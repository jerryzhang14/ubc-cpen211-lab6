==> flow/design.v <==
module kb_db #( DELAY=16 ) (
  input  logic        clk,
  input  logic        rst,
  inout  wire  [3:0]  row_wires,  
  inout  wire  [3:0]  col_wires,  
  input  logic [3:0]  row_scan,
  output logic [3:0]  row,
  output logic [3:0]  col,
  output logic        valid,
  output logic        debounceOK
);
  logic [3:0] col_F1, col_F2;
  logic [3:0] row_F1, row_F2;
  logic       pressed, row_change, col_change;
  assign row_wires  = row_scan;
  assign pressed    = ~&( col_F2 );
  assign col_change = pressed ^ pressed_sync;
  assign row_change = |(row_scan ^ row_F1);
  logic [3:0] row_sync, col_sync;
  logic       pressed_sync;
  always_ff @( posedge clk ) begin
    row_F1   <= row_scan;   col_F1   <= col_wires;
    row_F2   <= row_F1;     col_F2   <= col_F1;
    row_sync <= row_F2;     col_sync <= col_F2;
    pressed_sync <= pressed;
  end
  always_ff @( posedge clk ) begin
    valid <= debounceOK & pressed_sync;
    if (debounceOK & pressed_sync) begin
      row <= row_sync;
      col <= col_sync;
    end else begin
      row <= 4'd0;
      col <= 4'd0;
    end
  end
  logic [DELAY:0] counter;
  initial counter = '0;
  always_ff @( posedge clk ) begin
    if (rst | row_change | col_change) begin
      counter <= '0;
    end else if (!debounceOK) begin
      counter <= counter + 1'b1;
    end
  end
  assign debounceOK = counter[DELAY];
endmodule
module keyboard (
  input  logic        clk,
  input  logic        rst,
  inout  wire  [3:0]  row_wires,
  inout  wire  [3:0]  col_wires,
  output logic [3:0]  key_code,
  output logic        key_validn    
);
  logic [3:0] row, col;
  logic [3:0] row_scan;
  logic       valid;
  logic       debounceOK;
  kb_db #(.DELAY(16)) u_db (
    .clk        (clk),
    .rst        (rst),
    .row_wires  (row_wires),
    .col_wires  (col_wires),
    .row_scan   (row_scan),
    .row        (row),
    .col        (col),
    .valid      (valid),
    .debounceOK (debounceOK)
  );
  logic [15:0] scan_div;
  logic [1:0]  scan;
  always_ff @(posedge clk) begin
    if (rst) begin
      scan_div <= '0;
      scan     <= 2'd0;
    end else begin
      if (!valid) begin
        scan_div <= scan_div + 16'd1;
        if (&scan_div) begin
          scan_div <= '0;
          scan     <= scan + 2'd1;
        end
      end
    end
  end
  assign row_scan = ~(4'b0001 << scan);
  function automatic logic [3:0] decode_key (input logic [3:0] r, c);
    case ({r,c})
      8'b1110_1110: decode_key = 4'h1;
      8'b1110_1101: decode_key = 4'h2;
      8'b1110_1011: decode_key = 4'h3;
      8'b1110_0111: decode_key = 4'hA;
      8'b1101_1110: decode_key = 4'h4;
      8'b1101_1101: decode_key = 4'h5;
      8'b1101_1011: decode_key = 4'h6;
      8'b1101_0111: decode_key = 4'hB;
      8'b1011_1110: decode_key = 4'h7;
      8'b1011_1101: decode_key = 4'h8;
      8'b1011_1011: decode_key = 4'h9;
      8'b1011_0111: decode_key = 4'hC;
      8'b0111_1110: decode_key = 4'hE;  
      8'b0111_1101: decode_key = 4'h0;
      8'b0111_1011: decode_key = 4'hF;  
      8'b0111_0111: decode_key = 4'hD;
      default:      decode_key = 4'h0;
    endcase
  endfunction
  typedef enum logic [1:0] { A_SCAN, C_HOLD, D_REL } sta_t;
  sta_t st;
  always_ff @(posedge clk) begin
    if (rst) begin
      st         <= A_SCAN;
      key_code   <= 4'h0;
      key_validn <= 1'b1;    
    end else begin
      unique case (st)
        A_SCAN: begin
          key_validn <= 1'b1;
          if (valid) begin
            key_code   <= decode_key(row, col);  
            key_validn <= 1'b0;                  
            st         <= C_HOLD;
          end
        end
        C_HOLD: begin
          key_validn <= 1'b0;                    
          if (!valid) st <= D_REL;
        end
        D_REL: begin
          key_validn <= 1'b1;                    
          st         <= A_SCAN;
        end
      endcase
    end
  end
endmodule
module combo (
  input  logic        clk,
  input  logic        rst,
  input  logic        key_validn,         
  input  logic [3:0]  key_code,           
  output logic [6:0]  HEX0, HEX1, HEX2, HEX3
);
  logic [3:0] key_code_s1, key_code_s2;
  logic       key_validn_s1, key_validn_s2;
  always_ff @(posedge clk) begin
    key_code_s1   <= key_code;
    key_code_s2   <= key_code_s1;
    key_validn_s1 <= key_validn;
    key_validn_s2 <= key_validn_s1;
  end
  logic prev_validn;            
  logic arm_sample;             
  logic sampled_this_press;     
  localparam logic [15:0] PASSWORD = 16'h123A;  
  logic [15:0] entered;
  logic [1:0]  count;           
  logic        unlocked;
  function automatic logic [6:0] seg_hex(input logic [3:0] x);
    case (x)
      4'h0: seg_hex = 7'b1000000;
      4'h1: seg_hex = 7'b1111001;
      4'h2: seg_hex = 7'b0100100;
      4'h3: seg_hex = 7'b0110000;
      4'h4: seg_hex = 7'b0011001;
      4'h5: seg_hex = 7'b0010010;
      4'h6: seg_hex = 7'b0000010;
      4'h7: seg_hex = 7'b1111000;
      4'h8: seg_hex = 7'b0000000;
      4'h9: seg_hex = 7'b0010000;
      4'hA: seg_hex = 7'b0001000;  
      4'hB: seg_hex = 7'b0000011;  
      4'hC: seg_hex = 7'b1000110;  
      4'hD: seg_hex = 7'b0100001;  
      4'hE: seg_hex = 7'b0000110;  
      4'hF: seg_hex = 7'b0001110;  
    endcase
  endfunction
  localparam logic [6:0] SEG_DASH  = 7'b0111111;
  localparam logic [6:0] SEG_BLANK = 7'b1111111;
  localparam logic [6:0] SEG_O = 7'b1000000;  
  localparam logic [6:0] SEG_P = 7'b0001100;  
  localparam logic [6:0] SEG_E = 7'b0000110;  
  localparam logic [6:0] SEG_n = 7'b0101011;  
  always_ff @(posedge clk) begin
    if (rst) begin
      prev_validn        <= 1'b1;
      arm_sample         <= 1'b0;
      sampled_this_press <= 1'b0;
      entered            <= 16'd0;
      count              <= 2'd0;
      unlocked           <= 1'b0;
    end else begin
      prev_validn <= key_validn_s2;
      if (prev_validn == 1'b1 && key_validn_s2 == 1'b0) begin
        arm_sample         <= 1'b1;      
        sampled_this_press <= 1'b0;
      end
      if (arm_sample) begin
        arm_sample <= 1'b0;
        if (key_validn_s2 == 1'b0 && !sampled_this_press) begin
          entered <= {entered[11:0], key_code_s2};
          if (count == 2'd3) begin
            unlocked <= ( {entered[11:0], key_code_s2} == PASSWORD );
            count    <= 2'd0;
          end else begin
            count <= count + 2'd1;
          end
          sampled_this_press <= 1'b1;    
        end
      end
      if (key_validn_s2 == 1'b1) begin
        sampled_this_press <= 1'b0;
      end
    end
  end
  always_comb begin
    if (unlocked) begin
      HEX3 = SEG_O; HEX2 = SEG_P; HEX1 = SEG_E; HEX0 = SEG_n;
    end else begin
      HEX3 = (count > 2'd1) ? seg_hex(entered[15:12]) : SEG_DASH;
      HEX2 = (count > 2'd0) ? seg_hex(entered[11:8 ]) : SEG_DASH;
      HEX1 = (count > 2'd2) ? seg_hex(entered[ 7:4 ]) : SEG_BLANK;
      HEX0 = (count > 2'd3) ? seg_hex(entered[ 3:0 ]) : SEG_BLANK;
    end
  end
endmodule
module top (
  input  logic        clk,
  input  logic        rst,
  inout  wire  [3:0]  row_wires,
  inout  wire  [3:0]  col_wires,
  output logic [6:0]  HEX0, HEX1, HEX2, HEX3
);
  logic [3:0] key_code;
  logic       key_validn;
  keyboard u_kb (
    .clk        (clk),
    .rst        (rst),
    .row_wires  (row_wires),
    .col_wires  (col_wires),
    .key_code   (key_code),
    .key_validn (key_validn)
  );
  combo u_combo (
    .clk        (clk),
    .rst        (rst),
    .key_validn (key_validn),
    .key_code   (key_code),
    .HEX0       (HEX0),
    .HEX1       (HEX1),
    .HEX2       (HEX2),
    .HEX3       (HEX3)
  );
endmodule
# From RTL to reports: top
# Tool output for the design above, in the order of the flow.
# Lines are those of the file above, counted from 1.
# Library cell names are shortened.
# The mark n/a stands for no value.
[inputs] top_module="top" clk_port="clk" library="sky130hd" lib_corner="tt_025C_1v80"

# Elaborated design
# Source: Yosys, flattened and elaborated, memories not mapped. Widths are those after wreduce. Print and check cells do not count. Equal cells are merged and count once.
# Yosys's memory passes give these memory sizes; they may raise the number of words (mostly to a power of two), join words into wider ones and drop unused or constant bits.
[op_classes] n_eq=21 n_addsub=4 n_cmp=4 logic=8 shift=1 n_mux=29 reduce_and_logical=16
[ops] cell="equality test 8 bit (second input constant)" count=12
[ops] cell="parallel mux 4 bit (select 15 bit)" count=1
[ops] cell="two-way mux 7 bit" count=8
[ops] cell="two-way mux 4 bit" count=8
[ops] cell="equality test 8 x 7 -> 1 bit (second input constant)" count=3
[ops] cell="adder 17 x 1 -> 17 bit (second input constant)" count=1
[ops] cell="AND reduction 17 bit" count=1
[ops] cell="two-way mux 17 bit" count=1
[ops] cell="adder 16 x 1 -> 16 bit (second input constant)" count=1
[ops] cell="equality test 16 x 13 -> 1 bit (second input constant)" count=1
[ops] cell="AND reduction 16 bit" count=1
[ops] cell="two-way mux 16 bit" count=1
[ops] cell="AND reduction 3 bit" count=2
[ops] cell="parallel mux 2 bit (select 3 bit)" count=1
[ops] cell="two-way mux 2 bit" count=3
[ops] cell="two-way mux 1 bit" count=5
[ops] cell="left shift 1 x 2 -> 4 bit (first input constant)" count=1
[ops] cell="adder 2 x 1 -> 2 bit (second input constant)" count=2
[ops] cell="> comparator 2 x 1 -> 1 bit (second input constant)" count=2
[ops] cell="> comparator 2 bit (second input constant)" count=2
[ops] cell="equality test 2 bit (second input constant)" count=2
[ops] cell="inequality test 2 bit (second input constant)" count=2
[ops] cell="AND reduction 2 bit" count=2
[ops] cell="OR reduction 2 bit" count=2
[ops] cell="bitwise XOR 4 bit" count=1
[ops] cell="inverter 4 bit" count=1
[ops] cell="AND reduction 4 bit" count=1
[ops] cell="OR reduction 4 bit" count=1
# Other operator kinds: 10; their cells: 14.
[word_totals] rom_bits=448 reg_bits=108 input_bits=2 clocked_rd_ports_x_width=28 wordCells=114 memories=4
[mem_list] name="(no name shown)" size=16 width=7 rd=1 write_ports=0 line_no=161 source="case (x)"
[mem_list] name="(no name shown)" size=16 width=7 rd=1 write_ports=0 line_no=161
[mem_list] name="(no name shown)" size=16 width=7 rd=1 write_ports=0 line_no=161
[mem_list] name="(no name shown)" size=16 width=7 rd=1 write_ports=0 line_no=161

# Longest topological paths
# Yosys ltp: most cells in a row. Word level: on the elaborated netlist, between registers, memories and ports. Mapped: between sequential cells and ports; inverters and the memories' decode and read muxes count.
[depth] depth_word=6 abc_area=1 mapped_depth=13

# Mapped cells and area
# The flow's flattened synthesis, as Yosys stat reports it; memories are mapped. The netlist is that of the ABC_AREA named above (0 if unset); the other value can give another one.
# Totals and module areas in this step are rounded.
[mapped] buf_cells=16 yosys_area_um2=5660 ffs=130 sequential_area_um2=2600 stdcells=742
[types] cell_type="dfxtp_1" count=130 type_area_um2=2.6E+03
[types] cell_type="nand2_1" count=171 type_area_um2=641.866
[types] cell_type="nor2_1" count=103 type_area_um2=386.621
[types] cell_type="inv_1" count=99 type_area_um2=371.606
[types] cell_type="ha_1" count=28 type_area_um2=350.336
[types] cell_type="o21ai_0" count=38 type_area_um2=190.182
[types] cell_type="nand3_1" count=33 type_area_um2=165.158
[types] cell_type="a21oi_1" count=24 type_area_um2=120.115
[types] cell_type="nand3_2" count=8 type_area_um2=80.077
[types] cell_type="xor2_1" count=8 type_area_um2=70.067
[types] cell_type="nor3_1" count=12 type_area_um2=60.058
[types] cell_type="buf_4" count=7 type_area_um2=52.55
[types] cell_type="nand4_1" count=8 type_area_um2=50.048
[types] cell_type="nor2_2" count=8 type_area_um2=50.048
[types] cell_type="o21ai_1" count=7 type_area_um2=35.034
[types] cell_type="xnor2_1" count=4 type_area_um2=35.034
[types] cell_type="buf_6" count=3 type_area_um2=33.782
[types] cell_type="inv_2" count=9 type_area_um2=33.782
# Not listed: further types 25, cells in them 42.

# Path before layout
# Source: OpenSTA report_checks on the synthesized netlist (no wires, ideal clock, input and output delay 20% of the period each), path of least setup slack; recovery checks are left aside. Register names are those of the netlist, which keeps one name where synthesis merged equal registers.
[synth_timing] path_type="input to register" from="in rst" to="reg (name not given)" path_delay_ps=1340 n_path_buf=1 stages=8 path_slack_ps=1276 period_ps=3270 arrival_time_ps=1881 launch_ps=654 input_delay_ps=654 period_less_setup_slack_ps=1994
# "path_delay_ps" = arrival - input delay + setup time.
# "stages": output pins that drive a net of the path, with the launching flip-flop's if there is one; two outputs of one cell count as two.
# "period_less_setup_slack_ps" is the clock period less the worst setup slack; recovery checks do not enter. This is arithmetic on one report: input and output delays are still those of the set period (20% each).
[synth_via] path_cell_list="inv_2 -> buf_2 -> nand3_2 -> inv_1 -> ha_1 -> or2_2 -> nand3_1 -> nand2_1"
[synth_rtl] item="start, declared" line_no=231 source="input  logic        rst,"
# Chain of elaborated cells between the ends: none given.

# Record of 2 stored runs of the RTL-to-layout flow on top, platform sky130hd. The runs are unordered. Constraints: input delay and output delay 20% of the set period each, output load 0.01 pF.
run="run A" settings period_ns=4.21 CORE_UTILIZATION=36 PLACE_DENSITY_LB_ADDON=0.2 CORE_ASPECT_RATIO=1.76 CORE_MARGIN=5 CELL_PAD_IN_SITES_DETAIL_PLACEMENT=0 ABC_AREA=1 SLEW_MARGIN=0 MIN_ROUTING_LAYER="met1" MAX_ROUTING_LAYER="met4" CAP_MARGIN=20
run="run A" outcome="no final report: routing broke off with RSZ-0074"
run="run B" settings period_ns=2.97 CAP_MARGIN=20 CORE_MARGIN=2 CORE_UTILIZATION=40 SLEW_MARGIN=20
run="run B" outcome="no final report: routing broke off with RSZ-0074"
